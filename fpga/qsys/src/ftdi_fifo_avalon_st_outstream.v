==> flow/design.v <==
`timescale 1ns / 1ps
module ftdi_fifo_avalon_st_outstream (
    output          oST_READY,
    input           iST_VALID,
    input   [7:0]   iST_DATA,
    input           iFIFO_TXE_n,     
    output          oFIFO_WR_n,      
    output  [7:0]   oFIFO_DATA,      
    output          oFIFO_OE_n,      
    input   clk,                     
    input   rst                      
);
parameter   ST_IDLE                     = 3'b000,
            ST_AVALON_ST_ASSERT_READY   = 3'b001,
            ST_AVALON_ST_WAIT_VALID     = 3'b010,
            ST_WRITE_FIFO_START         = 3'b011,
            ST_WRITE_FIFO_WAIT_END      = 3'b100;
reg [2:0]   state;               
reg         wr_act_n;            
wire        wr_done_n;           
wire        wr_ready_n;          
wire        fifo_txe_n;          
wire        fifo_wr_n;           
wire[7:0]   fifo_wr_data;        
wire        fifo_oe_n;           
reg         st_ready;            
wire        st_valid;            
wire[7:0]   st_data;             
reg [7:0]   st_data_reg;         
ftdi_fifo_wr ftdi_fifo_wr(
    .iACT_WR_n(wr_act_n),
    .oDONE_WR_n(wr_done_n),
    .oREADY_WR_n(wr_ready_n),
    .iWR_DATA(st_data_reg),
    .iFIFO_TXE_n(fifo_txe_n),
    .oFIFO_WR_n(fifo_wr_n),
    .oFIFO_DATA(fifo_wr_data),
    .oFIFO_OE_n(fifo_oe_n),
    .clk(clk),
    .rst(rst)
);
assign oST_READY    = st_ready;
assign st_valid     = iST_VALID;
assign st_data      = iST_DATA;
assign fifo_txe_n   = iFIFO_TXE_n;
assign oFIFO_WR_n   = fifo_wr_n;
assign oFIFO_DATA   = fifo_wr_data;
assign oFIFO_OE_n   = fifo_oe_n;
always@(posedge clk or negedge rst)
    if(!rst) begin
        wr_act_n        <= 1'b1;
        st_data_reg     <= 0;
        st_ready        <= 1'b0;
        state           <= ST_IDLE;
    end else begin
        case(state)
        ST_IDLE: begin
            wr_act_n        <= 1'b1;
            st_data_reg     <= 0;
            st_ready        <= 1'b0;
            state           <= ST_AVALON_ST_ASSERT_READY;
        end
        ST_AVALON_ST_ASSERT_READY: begin
            wr_act_n        <= 1'b1;
            st_data_reg     <= st_data;
            st_ready        <= 1'b1;
            state           <= ST_AVALON_ST_WAIT_VALID;
        end
        ST_AVALON_ST_WAIT_VALID: begin
            wr_act_n        <= 1'b1;
            st_data_reg     <= st_data;
            if(st_valid == 1'b1) begin
                st_ready        <= 1'b0;
                state           <= ST_WRITE_FIFO_START;
            end else begin
                st_ready        <= 1'b1;
                state           <= ST_AVALON_ST_WAIT_VALID;
            end
        end
        ST_WRITE_FIFO_START: begin
            wr_act_n        <= 1'b0;
            st_data_reg     <= st_data_reg;
            st_ready        <= 1'b0;
            state           <= ST_WRITE_FIFO_WAIT_END;
        end
        ST_WRITE_FIFO_WAIT_END: begin
            wr_act_n        <= 1'b1;
            st_data_reg     <= st_data_reg;
            st_ready        <= 1'b0;
            if(wr_done_n == 1'b0) begin
                state           <= ST_AVALON_ST_ASSERT_READY;
            end else begin
                state           <= ST_WRITE_FIFO_WAIT_END;
            end
        end
        endcase
    end  
endmodule
`timescale 1ns / 1ps
module ftdi_fifo_wr(
    input           iACT_WR_n,       
    output          oDONE_WR_n,      
    output          oREADY_WR_n,     
    input   [7:0]   iWR_DATA,        
    output          oFIFO_OE_n,      
    input           iFIFO_TXE_n,     
    output          oFIFO_WR_n,      
    output  [7:0]   oFIFO_DATA,      
    input           clk,             
    input           rst              
    );
reg         fifo_wr_n;
reg         fifo_oe_n;
reg  [7:0]  data_wr;
reg         ready_wr_n;
reg         done_wr_n;
reg  [3:0]  state_wr;
parameter   ST_WR_IDLE              = 4'b0000,
            ST_WR_WAIT_TXE          = 4'b0001,
            ST_WR_POS_WR_DATA_OUT   = 4'b0010,
            ST_WR_DATA_SETUP1       = 4'b0011,
            ST_WR_DATA_SETUP2       = 4'b0100,
            ST_WR_NEG_WR            = 4'b0101,
            ST_WR_PRE_CHARGE1       = 4'b0110,
            ST_WR_PRE_CHARGE2       = 4'b0111,
            ST_WR_DONE              = 4'b1000;
assign oREADY_WR_n  = ready_wr_n;
assign oDONE_WR_n   = done_wr_n;
assign oFIFO_WR_n   = fifo_wr_n;
assign oFIFO_DATA   = data_wr;
assign oFIFO_OE_n   = fifo_oe_n;
always@(posedge clk or negedge rst) begin
    if(!rst) begin
        fifo_wr_n   <= 1'b1;
        fifo_oe_n   <= 1'b1;
        data_wr     <= 8'h00;
        ready_wr_n  <= 1'b1;
        done_wr_n   <= 1'b1;
        state_wr    <= ST_WR_IDLE;
    end
    else begin
        case(state_wr)
        ST_WR_IDLE: begin
            fifo_wr_n   <= 1'b1;
            fifo_oe_n   <= 1'b1;
            data_wr     <= iWR_DATA;
            ready_wr_n  <= 1'b0;
            done_wr_n   <= 1'b1;
            if(iACT_WR_n == 1'b0 && iFIFO_TXE_n == 1'b0) begin
                state_wr    <= ST_WR_POS_WR_DATA_OUT;
            end else if(iACT_WR_n == 1'b0 && iFIFO_TXE_n == 1'b1) begin
                state_wr    <= ST_WR_WAIT_TXE;
            end else begin
                state_wr    <= ST_WR_IDLE;
            end
        end
        ST_WR_WAIT_TXE: begin
            fifo_wr_n   <= 1'b1;
            fifo_oe_n   <= 1'b1;
            data_wr     <= data_wr;
            ready_wr_n  <= 1'b1;
            done_wr_n   <= 1'b1;
            if(iFIFO_TXE_n == 1'b0) begin
                state_wr    <= ST_WR_POS_WR_DATA_OUT;
            end else begin
                state_wr    <= ST_WR_WAIT_TXE;
            end
        end
        ST_WR_POS_WR_DATA_OUT: begin
            fifo_wr_n   <= 1'b1;
            fifo_oe_n   <= 1'b0;
            data_wr     <= data_wr;
            ready_wr_n  <= 1'b1;
            done_wr_n   <= 1'b1;
            state_wr    <= ST_WR_DATA_SETUP1;
        end
        ST_WR_DATA_SETUP1: begin
            fifo_wr_n   <= 1'b1;
            fifo_oe_n   <= 1'b0;
            data_wr     <= data_wr;
            ready_wr_n  <= 1'b1;
            done_wr_n   <= 1'b1;
            state_wr    <= ST_WR_DATA_SETUP2;
        end
        ST_WR_DATA_SETUP2: begin
            fifo_wr_n   <= 1'b1;
            fifo_oe_n   <= 1'b0;
            data_wr     <= data_wr;
            ready_wr_n  <= 1'b1;
            done_wr_n   <= 1'b1;
            state_wr    <= ST_WR_NEG_WR;
        end
        ST_WR_NEG_WR: begin
            fifo_wr_n   <= 1'b0;
            fifo_oe_n   <= 1'b0;
            data_wr     <= data_wr;
            ready_wr_n  <= 1'b1;
            done_wr_n   <= 1'b1;
            state_wr    <= ST_WR_PRE_CHARGE1;
        end
        ST_WR_PRE_CHARGE1: begin
            fifo_wr_n   <= 1'b0;
            fifo_oe_n   <= 1'b0;
            data_wr     <= data_wr;
            ready_wr_n  <= 1'b1;
            done_wr_n   <= 1'b1;
            state_wr    <= ST_WR_PRE_CHARGE2;
        end
        ST_WR_PRE_CHARGE2: begin
            fifo_wr_n   <= 1'b0;
            fifo_oe_n   <= 1'b1;
            data_wr     <= data_wr;
            ready_wr_n  <= 1'b1;
            done_wr_n   <= 1'b1;
            state_wr    <= ST_WR_DONE;
        end
        ST_WR_DONE: begin
            fifo_wr_n   <= 1'b1;
            fifo_oe_n   <= 1'b1;
            data_wr     <= data_wr;
            ready_wr_n  <= 1'b1;
            done_wr_n   <= 1'b0;
            state_wr    <= ST_WR_IDLE;
        end
        endcase
    end  
end  
endmodule
From RTL to reports: ftdi_fifo_avalon_st_outstream
What the tools print for ftdi_fifo_avalon_st_outstream, step after step.
Line numbers count from 1 in the design file above.
Cell names lack the library's common part.
{"block": "setup", "top": "ftdi_fifo_avalon_st_outstream", "clock": "clk", "library": "sky130hd", "pvt_corner": "tt_025C_1v80"}

After elaboration
Counts by Yosys on the flattened word-level netlist (proc, flatten, opt, wreduce; memories kept). Register bits leave out memories and registers merged into their read ports (data or address). Print and check cells are left out. Cells with the same type and inputs are merged into one.
{"block": "classes", "n_eq": 12, "muxes": 14, "bitwise": 2, "reduce_and_logical": 20}
{"block": "op_table", "cell": "4-bit case mux with 9-bit select", "n": 1}
{"block": "op_table", "cell": "4-bit by 3-bit == test with 1-bit output (second input constant)", "n": 4}
{"block": "op_table", "cell": "8-bit case mux with 2-bit select", "n": 1}
{"block": "op_table", "cell": "3-bit case mux with 5-bit select", "n": 1}
{"block": "op_table", "cell": "2-bit nonzero test", "n": 5}
{"block": "op_table", "cell": "9-bit nonzero test", "n": 1}
{"block": "op_table", "cell": "4-bit by 2-bit == test with 1-bit output (second input constant)", "n": 2}
{"block": "op_table", "cell": "4-bit OR reduction", "n": 2}
{"block": "op_table", "cell": "8-bit OR reduction", "n": 1}
{"block": "op_table", "cell": "1-bit case mux with 2-bit select", "n": 4}
{"block": "op_table", "cell": "3-bit by 2-bit == test with 1-bit output (second input constant)", "n": 2}
{"block": "op_table", "cell": "3-bit OR reduction", "n": 2}
{"block": "op_table", "cell": "6-bit OR reduction", "n": 1}
{"block": "op_table", "cell": "5-bit nonzero test", "n": 1}
{"block": "op_table", "cell": "5-bit OR reduction", "n": 1}
{"block": "op_table", "cell": "4-bit by 1-bit == test with 1-bit output (second input constant)", "n": 1}
{"block": "op_table", "cell": "4-bit == test (second input constant)", "n": 1}
{"block": "op_table", "cell": "4-bit zero test", "n": 1}
{"block": "op_table", "cell": "4-bit two-way mux", "n": 1}
{"block": "op_table", "cell": "3-bit by 1-bit == test with 1-bit output (second input constant)", "n": 1}
{"block": "op_table", "cell": "3-bit == test (second input constant)", "n": 1}
{"block": "op_table", "cell": "3-bit zero test", "n": 1}
{"block": "op_table", "cell": "3-bit nonzero test", "n": 1}
{"block": "op_table", "cell": "1-bit case mux with 3-bit select", "n": 1}
{"block": "op_table", "cell": "3-bit two-way mux", "n": 1}
{"block": "op_table", "cell": "1-bit two-way mux", "n": 3}
{"block": "op_table", "cell": "1-bit logical AND", "n": 2}
{"block": "op_table", "cell": "1-bit NOT", "n": 2}
Other operator kinds: 2; their cells: 2.
{"block": "word_totals", "ff_bits": 28}

Longest topological paths
Yosys ltp: most cells in a row. Word level: on the elaborated netlist, between registers, memories and ports. Mapped: between sequential cells and ports; inverters and the memories' decode and read muxes count.
{"block": "logic_depth", "depth_word": 5, "abc_area": 0, "ltp_mapped": 3, "depth_no_buf": 2}

Mapped cells and area
The flow's flattened synthesis, as Yosys stat reports it; memories are mapped. The netlist is that of the ABC_AREA named above (0 if unset); the other value can give another one.
Totals and module areas in this step are rounded.
{"block": "synth_totals", "cell_count": 99, "yosys_area_um2": 1301, "flip_flops": 35, "n_buf": 5}
{"block": "types", "cell": "dfrtp_1", "n": 29, "type_area_um2": 725.696}
{"block": "types", "cell": "dfstp_2", "n": 6, "type_area_um2": 157.651}
{"block": "types", "cell": "mux2_2", "n": 8, "type_area_um2": 90.086}
{"block": "types", "cell": "o21ai_0", "n": 16, "type_area_um2": 80.077}
{"block": "types", "cell": "nand2b_1", "n": 11, "type_area_um2": 68.816}
{"block": "types", "cell": "a21o_1", "n": 3, "type_area_um2": 22.522}
{"block": "types", "cell": "nor3_1", "n": 3, "type_area_um2": 15.014}
{"block": "types", "cell": "or3_1", "n": 2, "type_area_um2": 12.512}
{"block": "types", "cell": "buf_6", "n": 1, "type_area_um2": 11.261}
{"block": "types", "cell": "clkbuf_1", "n": 3, "type_area_um2": 11.261}
{"block": "types", "cell": "or4_4", "n": 1, "type_area_um2": 11.261}
{"block": "types", "cell": "a311o_1", "n": 1, "type_area_um2": 10.01}
{"block": "types", "cell": "a211o_1", "n": 1, "type_area_um2": 8.758}
{"block": "types", "cell": "or4_2", "n": 1, "type_area_um2": 8.758}
{"block": "types", "cell": "a21boi_0", "n": 1, "type_area_um2": 7.507}
{"block": "types", "cell": "and2b_1", "n": 1, "type_area_um2": 7.507}
{"block": "types", "cell": "inv_1", "n": 2, "type_area_um2": 7.507}
{"block": "types", "cell": "nor2_1", "n": 2, "type_area_um2": 7.507}
Other cell types: 7; their cells: 7.
By module: a second synthesis without flattening, with its own total; a netlist apart from the flattened one above.
{"block": "hier_totals", "cells_unflattened": 103, "hier_area_um2": 1341}
Rows give one instance, submodules left out.
{"block": "modules", "module": "ftdi_fifo_wr", "n_inst": 1, "cells": 47, "area_um2": 729.4, "seq_area_um2": 531.8}
{"block": "modules", "module": "ftdi_fifo_avalon_st_outstream", "n_inst": 1, "cells": 56, "area_um2": 611.8, "seq_area_um2": 377.9}

Timing after synthesis
Path of least setup slack by OpenSTA after synthesis, without wires, with an ideal clock, recovery checks aside; 20% of the period is set as input and as output delay. Where synthesis merged equal registers, the netlist keeps one of their names.
{"block": "synth_timing", "kind": "register -> register", "startpoint": "reg state", "endpoint": "reg wr_act_n", "tclk_ns": 2.05, "setup_time_ns": 0.094, "launch_ns": 0.000, "arrival_time_ns": 1.164, "t_required_ns": 1.956, "slack_ns": 0.792, "delay_ns": 1.258, "stages": 4, "path_buffers": 1, "period_less_setup_slack_ns": 1.258}
"delay_ns" = arrival - input delay + setup time.
"stages": output pins that drive a net of the path, with the launching flip-flop's if there is one; two outputs of one cell count as two.
"period_less_setup_slack_ns" = period - worst setup slack (recovery checks aside). The figure is calculated, with input and output delays left at 20% of the set period.
An end named without its bit number is one bit of that signal or, where synthesis recoded a state register, one of its new flip-flops.
At most two assigning lines are given for a register; there are more.
{"block": "synth_between", "path_cell_list": "dfrtp_1 -> or2_1 -> buf_6 -> or4_4"}
{"block": "synth_rtl", "element": "start: declaration", "line": 18, "text": "reg [2:0]   state;"}
{"block": "synth_rtl", "element": "start: assignment", "line": 54, "text": "state           <= ST_IDLE;"}
{"block": "synth_rtl", "element": "start: assignment", "line": 61, "text": "state           <= ST_AVALON_ST_ASSERT_READY;"}
{"block": "synth_rtl", "element": "end: assignment", "line": 51, "text": "wr_act_n        <= 1'b1;"}
{"block": "synth_rtl", "element": "end: assignment", "line": 58, "text": "wr_act_n        <= 1'b1;"}
{"block": "synth_rtl", "element": "end: declaration", "line": 19, "text": "reg         wr_act_n;"}
Chain of elaborated cells between the ends: none given.

Timing after layout
From the final timing report of run 1: the path of least setup slack in the routed layout; clock arrival at registers is part of the times.
{"block": "layout_timing", "kind": "register -> output", "startpoint": "reg ftdi_fifo_wr.fifo_wr_n", "endpoint": "out oFIFO_WR_n", "tclk_ns": 1.44, "out_delay_ns": 0.29, "launch_ns": 0.32, "arrival_time_ns": 1.09, "t_required_ns": 1.15, "slack_ns": 0.06, "stages": 2, "path_buffers": 1}
At most two assigning lines are given for a register; there are more.
{"block": "layout_between", "path_cell_list": "dfstp_2 -> clkdlybuf4s15_1", "elab_chain_cells": 0, "cone_cells": 0, "cone_lines": 0}
{"block": "layout_rtl", "element": "start: declaration", "line": 112, "text": "reg         fifo_wr_n;"}
{"block": "layout_rtl", "element": "start: assignment", "line": 134, "text": "fifo_wr_n   <= 1'b1;"}
{"block": "layout_rtl", "element": "start: assignment", "line": 144, "text": "fifo_wr_n   <= 1'b1;"}
{"block": "layout_rtl", "element": "end: declaration", "line": 7, "text": "output          oFIFO_WR_n,"}

Lab notebook: ftdi_fifo_avalon_st_outstream

Settings and measured results of 2 stored flow runs for module ftdi_fifo_avalon_st_outstream (sky130hd), not sorted in any way. The constraints put input and output delay at 20% of the set period each and load the outputs with 0.01 pF.
"clock_period_reached_ns" means the clock period less the worst setup slack. The figure is calculated, with input and output delays left at 20% of the set period.
"worst_path_allowed_less_slack_ns" means the part of the period allowed to the worst setup path (the constraints hold back 20% at inputs and 20% at outputs) less its slack; where the path has registers, the arrival times of their clocks count too.
By "final_power_mw" is meant OpenSTA's value without simulated activity: inputs other than the clock are taken to toggle once in ten clock periods, and the tool carries that through the logic.
Values from the reports are rounded here.

{"run": "run 1", "settings": { "period_ns": 1.44, "CORE_UTILIZATION": 44, "CAP_MARGIN": 20, "CORE_MARGIN": 2, "SLEW_MARGIN": 20 }, "results": { "worst_setup_slack_ns": 0.060, "fin_util_pct": 59.2, "worst_path_allowed_less_slack_ns": 1.09, "timing.worst_path_kind": "register -> output", "stdcell_area_um2": 1645, "synth_area_um2": 1301, "final_power_mw": 2.064, "design.die.area_um2": 3408, "setup_tns_ns": 0.000, "clock_period_reached_ns": 1.380 }}
{"run": "run 2", "settings": { "period_ns": 1.56, "CORE_UTILIZATION": 38, "PLACE_DENSITY_LB_ADDON": 0.05, "CORE_ASPECT_RATIO": 0.54, "CORE_MARGIN": 4, "CELL_PAD_IN_SITES_DETAIL_PLACEMENT": 0, "TNS_END_PERCENT": 70, "GPL_TIMING_DRIVEN": 1, "GPL_ROUTABILITY_DRIVEN": 0, "CTS_CLUSTER_DIAMETER": 182, "CAP_MARGIN": 5, "SLEW_MARGIN": 40, "MIN_ROUTING_LAYER": "met1" }, "results": { "synth_area_um2": 1301, "fin_util_pct": 51.9, "design.die.area_um2": 4469, "clock_period_reached_ns": 1.493, "stdcell_area_um2": 1674, "worst_path_allowed_less_slack_ns": 1.18, "timing.worst_path_kind": "register -> output", "final_power_mw": 1.901, "setup_tns_ns": 0.000, "worst_setup_slack_ns": 0.067 }}
