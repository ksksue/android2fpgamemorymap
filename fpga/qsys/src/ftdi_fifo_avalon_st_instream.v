==> flow/design.v <==
`timescale 1ns / 1ps
module ftdi_fifo_avalon_st_instream (
    input           iST_READY,
    output          oST_VALID,
    output  [7:0]   oST_DATA,
    input           iFIFO_RXF_n,
    output          oFIFO_RD_n,
    input   [7:0]   iFIFO_DATA,
    input   clk,                     
    input   rst                      
);
parameter   ST_IDLE                     = 3'b000,
            ST_FIFO_READ_START          = 3'b001,
            ST_FIFO_READ_WAIT_END       = 3'b010,
            ST_AVALON_ST_WAIT_READY     = 3'b011,
            ST_AVALON_ST_ASSERT_VALID   = 3'b100;
reg [2:0]   state;               
reg         rd_act_n;            
wire        rd_done_n;           
wire        rd_ready_n;          
reg  [7:0]  rd_data;             
wire [7:0]  rd_data_from_fifo;   
wire        fifo_rxf_n;          
wire        fifo_rd_n;           
wire [7:0]  fifo_rd_data;        
wire        st_ready;            
reg         st_valid;            
ftdi_fifo_rd ftdi_fifo_rd(
    .iACT_RD_n(rd_act_n),
    .oDONE_RD_n(rd_done_n),
    .oREADY_RD_n(rd_ready_n),
    .oRD_DATA(rd_data_from_fifo),
    .iFIFO_RXF_n(fifo_rxf_n),
    .oFIFO_RD_n(fifo_rd_n),
    .iFIFO_DATA(fifo_rd_data),
    .clk(clk),
    .rst(rst)
);
assign st_ready     = iST_READY;
assign oST_VALID    = st_valid;
assign oST_DATA     = rd_data;
assign fifo_rxf_n   = iFIFO_RXF_n;
assign oFIFO_RD_n   = fifo_rd_n;
assign fifo_rd_data = iFIFO_DATA;
always@(posedge clk or negedge rst)
    if(!rst) begin
        rd_act_n    <= 1'b1;
        rd_data     <= 0;
        st_valid    <= 1'b0;
        state       <= ST_IDLE;
    end else begin
        case(state)
        ST_IDLE: begin
            rd_act_n    <= 1'b1;
            rd_data     <= 0;
            st_valid    <= 1'b0;
            state       <= ST_FIFO_READ_START;
        end
        ST_FIFO_READ_START: begin
            rd_act_n    <= 1'b0;
            rd_data     <= rd_data;
            st_valid    <= 1'b0;
            state       <= ST_FIFO_READ_WAIT_END;
        end
        ST_FIFO_READ_WAIT_END: begin
            rd_act_n    <= 1'b1;
            rd_data     <= rd_data_from_fifo;
            st_valid    <= 1'b0;
            if(rd_done_n == 1'b0) begin
                state   <= ST_AVALON_ST_WAIT_READY;
            end else begin
                state   <= ST_FIFO_READ_WAIT_END;
            end
        end
        ST_AVALON_ST_WAIT_READY: begin
            rd_act_n    <= 1'b1;
            rd_data     <= rd_data;
            st_valid    <= 1'b0;
            if(st_ready == 1'b1) begin
                state   <= ST_AVALON_ST_ASSERT_VALID;
            end else begin
                state   <= ST_AVALON_ST_WAIT_READY;
            end
        end
        ST_AVALON_ST_ASSERT_VALID: begin
            rd_act_n    <= 1'b1;
            rd_data     <= rd_data;
            st_valid    <= 1'b1;
            state       <= ST_FIFO_READ_START;  
        end
        endcase
    end  
endmodule
`timescale 1ns / 1ps
module ftdi_fifo_rd(
    input           iACT_RD_n,       
    output          oDONE_RD_n,      
    output          oREADY_RD_n,     
    output  [7:0]   oRD_DATA,        
    input           iFIFO_RXF_n,     
    output          oFIFO_RD_n,      
    input   [7:0]   iFIFO_DATA,      
    input   clk,                     
    input   rst                      
    );
reg         fifo_rd_n;
reg         ready_rd_n;
reg         done_rd_n;
reg [3:0]   state_rd;
reg [7:0]   data_rd;
parameter   ST_RD_IDLE          = 4'b0000,
            ST_RD_WAIT_RXF      = 4'b0001,
            ST_RD_NEG_RD        = 4'b0010,
            ST_RD_DATA_WAIT1    = 4'b0011,
            ST_RD_DATA_WAIT2    = 4'b0100,
            ST_RD_DATA_WAIT3    = 4'b0101,
            ST_RD_DATA_WAIT4    = 4'b0110,
            ST_RD_DATA_IN       = 4'b0111,
            ST_RD_POS_RD        = 4'b1000,
            ST_RD_PRE_CHARGE    = 4'b1001,
            ST_RD_DONE          = 4'b1010;
assign oFIFO_RD_n   = fifo_rd_n;
assign oREADY_RD_n  = ready_rd_n;
assign oDONE_RD_n   = done_rd_n;
assign oRD_DATA     = data_rd;
always@(posedge clk or negedge rst) begin
    if(!rst) begin
        fifo_rd_n   <= 1'b1;
        data_rd     <= 8'h00;
        ready_rd_n  <= 1'b1;
        done_rd_n   <= 1'b1;
        state_rd    <= ST_RD_IDLE;
    end
    else begin
        case(state_rd)
        ST_RD_IDLE: begin
            fifo_rd_n       <= 1'b1;
            data_rd         <= data_rd;
            ready_rd_n      <= 1'b0;
            done_rd_n       <= 1'b1;
            if(iACT_RD_n == 1'b0 && iFIFO_RXF_n == 1'b0) begin
                state_rd    <= ST_RD_NEG_RD;
            end else if(iACT_RD_n == 1'b0 && iFIFO_RXF_n == 1'b1) begin
                state_rd    <= ST_RD_WAIT_RXF;
            end else begin
                state_rd    <= ST_RD_IDLE;
            end
        end
        ST_RD_WAIT_RXF: begin
            fifo_rd_n       <= 1'b1;
            data_rd         <= data_rd;
            ready_rd_n      <= 1'b1;
            done_rd_n       <= 1'b1;
            if(iFIFO_RXF_n == 1'b0) begin
                state_rd    <= ST_RD_NEG_RD;
            end else begin
                state_rd    <= ST_RD_WAIT_RXF;
            end
        end
        ST_RD_NEG_RD: begin
            fifo_rd_n       <= 1'b0;
            data_rd         <= data_rd;
            ready_rd_n      <= 1'b1;
            done_rd_n       <= 1'b1;
            state_rd        <= ST_RD_DATA_WAIT1;
        end
        ST_RD_DATA_WAIT1: begin
            fifo_rd_n       <= 1'b0;
            data_rd         <= data_rd;
            ready_rd_n      <= 1'b1;
            done_rd_n       <= 1'b1;
            state_rd        <= ST_RD_DATA_WAIT2;
        end
        ST_RD_DATA_WAIT2: begin
            fifo_rd_n       <= 1'b0;
            data_rd         <= data_rd;
            ready_rd_n      <= 1'b1;
            done_rd_n       <= 1'b1;
            state_rd        <= ST_RD_DATA_WAIT3;
        end
        ST_RD_DATA_WAIT3: begin
            fifo_rd_n       <= 1'b0;
            data_rd         <= data_rd;
            ready_rd_n      <= 1'b1;
            done_rd_n       <= 1'b1;
            state_rd        <= ST_RD_DATA_WAIT4;
        end
        ST_RD_DATA_WAIT4: begin
            fifo_rd_n       <= 1'b0;
            data_rd         <= data_rd;
            ready_rd_n      <= 1'b1;
            done_rd_n       <= 1'b1;
            state_rd        <= ST_RD_DATA_IN;
        end
        ST_RD_DATA_IN: begin
            fifo_rd_n       <= 1'b0;
            data_rd         <= iFIFO_DATA;
            ready_rd_n      <= 1'b1;
            done_rd_n       <= 1'b1;
            state_rd        <= ST_RD_POS_RD;
        end
        ST_RD_POS_RD: begin
            fifo_rd_n       <= 1'b1;
            data_rd         <= data_rd;
            ready_rd_n      <= 1'b1;
            done_rd_n       <= 1'b1;
            state_rd        <= ST_RD_PRE_CHARGE;
        end
        ST_RD_PRE_CHARGE: begin
            fifo_rd_n       <= 1'b1;
            data_rd         <= data_rd;
            ready_rd_n      <= 1'b1;
            done_rd_n       <= 1'b1;
            state_rd        <= ST_RD_DONE;
        end
        ST_RD_DONE: begin
            fifo_rd_n       <= 1'b1;
            data_rd         <= data_rd;
            ready_rd_n      <= 1'b1;
            done_rd_n       <= 1'b0;
            state_rd        <= ST_RD_IDLE;
        end
        endcase
    end  
end  
endmodule
# --- Tool chain data of ftdi_fifo_avalon_st_instream ---
# What the tools print for ftdi_fifo_avalon_st_instream, step after step.
# Lines are those of the file above, counted from 1.
setup:
  design: "ftdi_fifo_avalon_st_instream"
  clock: "clk"
  lib: "sky130hd"
  corner: "tt_025C_1v80"

# --- Word level ---
# Source: Yosys, flattened and elaborated, memories not mapped. Widths are those after wreduce. Registers that Yosys merges into a memory's read port (data or address) are not register bits. Print and check cells do not count. Equal cells are merged and count once.
word_totals:
  register_bits: 27
  out_inout_bits: 10
  elab_cells: 53
classes:
  n_eq: 14
  muxes: 12
  bitwise: 2
  reduce_logical: 17
ops:
  columns: ["operator", "count"]
  rows:
  - ["4-bit case mux with 11-bit select", 1]
  - ["4-bit by 3-bit == test with 1-bit output (second input constant)", 4]
  - ["8-bit case mux with 2-bit select", 1]
  - ["4-bit == test (second input constant)", 3]
  - ["3-bit case mux with 4-bit select", 1]
  - ["11-bit nonzero test", 1]
  - ["10-bit OR reduction", 1]
  - ["2-bit nonzero test", 5]
  - ["4-bit by 2-bit == test with 1-bit output (second input constant)", 2]
  - ["4-bit OR reduction", 2]
  - ["1-bit case mux with 2-bit select", 4]
  - ["3-bit by 2-bit == test with 1-bit output (second input constant)", 2]
  - ["6-bit OR reduction", 1]
  - ["5-bit OR reduction", 1]
  - ["4-bit by 1-bit == test with 1-bit output (second input constant)", 1]
  - ["4-bit logical NOT", 1]
  - ["4-bit nonzero test", 1]
  - ["4-bit 2-to-1 mux", 1]
  - ["3-bit by 1-bit == test with 1-bit output (second input constant)", 1]
  - ["3-bit == test (second input constant)", 1]
  - ["3-bit logical NOT", 1]
  - ["3-bit 2-to-1 mux", 1]
  - ["1-bit logical AND", 2]
  - ["1-bit inverter", 2]
  - ["2-bit OR reduction", 1]
  - ["2-bit 2-to-1 mux", 1]
  - ["1-bit 2-to-1 mux", 2]

# --- Depth ---
# Longest topological path by Yosys (ltp), each cell counted once; first at word level (registers and memories cut), then after technology mapping (sequential cells cut; the memories' decode and read muxes count).
depth:
  ltp_word: 5
  abc_area: 1
  depth_mapped: 4
  mapped_depth_nobuf: 4

# --- Mapped cells and area ---
# Yosys stat after the flow's synthesis: flattened, memories mapped to cells. It holds for the ABC_AREA given above (unset counts as 0); a run with the other value may have another netlist.
by_type:
  columns: ["cell", "count", "area_total_um2"]
  rows:
  - ["sky130_fd_sc_hd__dfrtp_1", 31, 775.744]
  - ["sky130_fd_sc_hd__dfstp_2", 5, 131.376]
  - ["sky130_fd_sc_hd__o21ai_0", 19, 95.091]
  - ["sky130_fd_sc_hd__nand2_1", 19, 71.318]
  - ["sky130_fd_sc_hd__inv_1", 18, 67.565]
  - ["sky130_fd_sc_hd__nor2_1", 10, 37.536]
  - ["sky130_fd_sc_hd__nor2_4", 1, 11.261]
  - ["sky130_fd_sc_hd__nand3_1", 2, 10.01]
  - ["sky130_fd_sc_hd__nand3_2", 1, 10.01]
  - ["sky130_fd_sc_hd__a21o_1", 1, 7.507]
  - ["sky130_fd_sc_hd__buf_4", 1, 7.507]
  - ["sky130_fd_sc_hd__o22ai_1", 1, 6.256]
  - ["sky130_fd_sc_hd__a21oi_1", 1, 5.005]
  - ["sky130_fd_sc_hd__nor3_1", 1, 5.005]
  - ["sky130_fd_sc_hd__o21ai_1", 1, 5.005]
  - ["sky130_fd_sc_hd__conb_1", 1, 3.754]
synth_totals:
  mapped_cells: 113
  synth_area_um2: 1249.9
  ff_cells: 36
  n_buf: 1

# --- Timing after synthesis ---
# Path of least setup slack by OpenSTA after synthesis, without wires, with an ideal clock, recovery checks aside; 20% of the period is set as input and as output delay. Where synthesis merged equal registers, the netlist keeps one of their names.
synth_timing:
  kind: "register to register"
  from: "register rd_act_n"
  to: "register ftdi_fifo_rd.state_rd"
  tclk_ns: 1.37
  t_first_pin_ns: 0.000
  arrival_ns: 0.730
  required_ns: 1.249
  path_slack_ns: 0.518
  path_delay_ns: 0.851
  path_stages: 4
  synth_period_reached_ns: 0.852
# "path_delay_ns" = arrival - input delay + setup time.
# "path_stages" counts driving pins, that of a launching flip-flop among them; a cell with two outputs on the path counts twice.
# "synth_period_reached_ns" is the clock period less the worst setup slack; recovery checks do not enter. This is arithmetic on one report: input and output delays are still those of the set period (20% each).
# Where an end lacks its bit number, it is one bit of the signal, or one of the new flip-flops if synthesis recoded a state register.
# At most two assigning lines are given for a register; there are more.
synth_between:
  path_cell_list: "sky130_fd_sc_hd__dfstp_2 -> sky130_fd_sc_hd__inv_1 -> sky130_fd_sc_hd__a21oi_1 -> sky130_fd_sc_hd__nor2_1"
synth_rtl:
  columns: ["item", "line_no", "source"]
  rows:
  - ["start, declared", 18, "reg         rd_act_n;"]
  - ["start, assigned", 47, "rd_act_n    <= 1'b1;"]
  - ["start, assigned", 54, "rd_act_n    <= 1'b1;"]
  - ["end, assigned", 132, "state_rd    <= ST_RD_IDLE;"]
  - ["end, assigned", 142, "state_rd    <= ST_RD_NEG_RD;"]
  - ["end, declared", 109, "reg [3:0]   state_rd;"]
# No chain of elaborated cells between the ends is given.

# --- Worst path after layout ---
# Path of least setup slack in the final report of entry B (OpenROAD, finished layout, wires in). Where an end is a register, its clock arrival counts in the times.
layout_timing:
  kind: "register to output"
  from: "register ftdi_fifo_rd.fifo_rd_n"
  to: "output oFIFO_RD_n"
  tclk_ns: 1.92
  out_delay_ns: 0.38
  t_first_pin_ns: 0.27
  arrival_ns: 1.33
  required_ns: 1.54
  path_slack_ns: 0.20
  path_stages: 2
# At most two assigning lines are given for a register; there are more.
layout_between:
  path_cell_list: "sky130_fd_sc_hd__dfstp_2 -> sky130_fd_sc_hd__clkdlybuf4s50_1"
  elab_chain_cells: 0
  cells_between: 0
  cone_lines: 0
layout_rtl:
  columns: ["item", "line_no", "source"]
  rows:
  - ["start, declared", 106, "reg         fifo_rd_n;"]
  - ["start, assigned", 128, "fifo_rd_n   <= 1'b1;"]
  - ["start, assigned", 137, "fifo_rd_n       <= 1'b1;"]
  - ["end, declared", 7, "output          oFIFO_RD_n,"]

# Flow measurements of ftdi_fifo_avalon_st_instream on sky130hd: 2 stored runs with different settings, listed in no order. Input and output delays are each 20% of the period that was set; the output load is 0.01 pF.
# "achieved_clock_period_ns" = clock period - worst setup slack. The figure is calculated, with input and output delays left at 20% of the set period.
# "critical_path_time_ns" means the part of the period allowed to the worst setup path (the constraints hold back 20% at inputs and 20% at outputs) less its slack; where the path has registers, the arrival times of their clocks count too.
# "power.total_mw": no workload was simulated; the value follows from the tool's default switching activity.
runs:
  - name: "entry A"
    settings:
      period_ns: 0.88
      CORE_UTILIZATION: 60
      SETUP_SLACK_MARGIN: 0.17
      PLACE_DENSITY_LB_ADDON: 0.3
      CORE_MARGIN: 7
      GPL_ROUTABILITY_DRIVEN: 0
      CTS_CLUSTER_SIZE: 36
      SLEW_MARGIN: 0
      MIN_ROUTING_LAYER: "met1"
      CAP_MARGIN: 20
    outcome: "stopped before the end: clock tree synthesis reported DPL-0033"
  - name: "entry B"
    settings:
      period_ns: 1.92
      CORE_UTILIZATION: 46
      PLACE_DENSITY_LB_ADDON: 0.0
      CORE_ASPECT_RATIO: 1.55
      CORE_MARGIN: 2
      CELL_PAD_IN_SITES_GLOBAL_PLACEMENT: 1
      ABC_AREA: 1
      GPL_ROUTABILITY_DRIVEN: 0
      CAP_MARGIN: 20
      SLEW_MARGIN: 20
    results:
      power.total_mw: 1.574
      fin_ws_ns: 0.204
      util_pct: 60.9
      synth_chip_area_um2: 1249.9
      cell_area_final_um2: 1576.5
      final_hold_ws_ns: 0.380
      critical_path_time_ns: 1.33
      critical_path_type: "register to output"
      design.die.area_um2: 3160.2
      setupTns_ns: 0.000
      achieved_clock_period_ns: 1.716
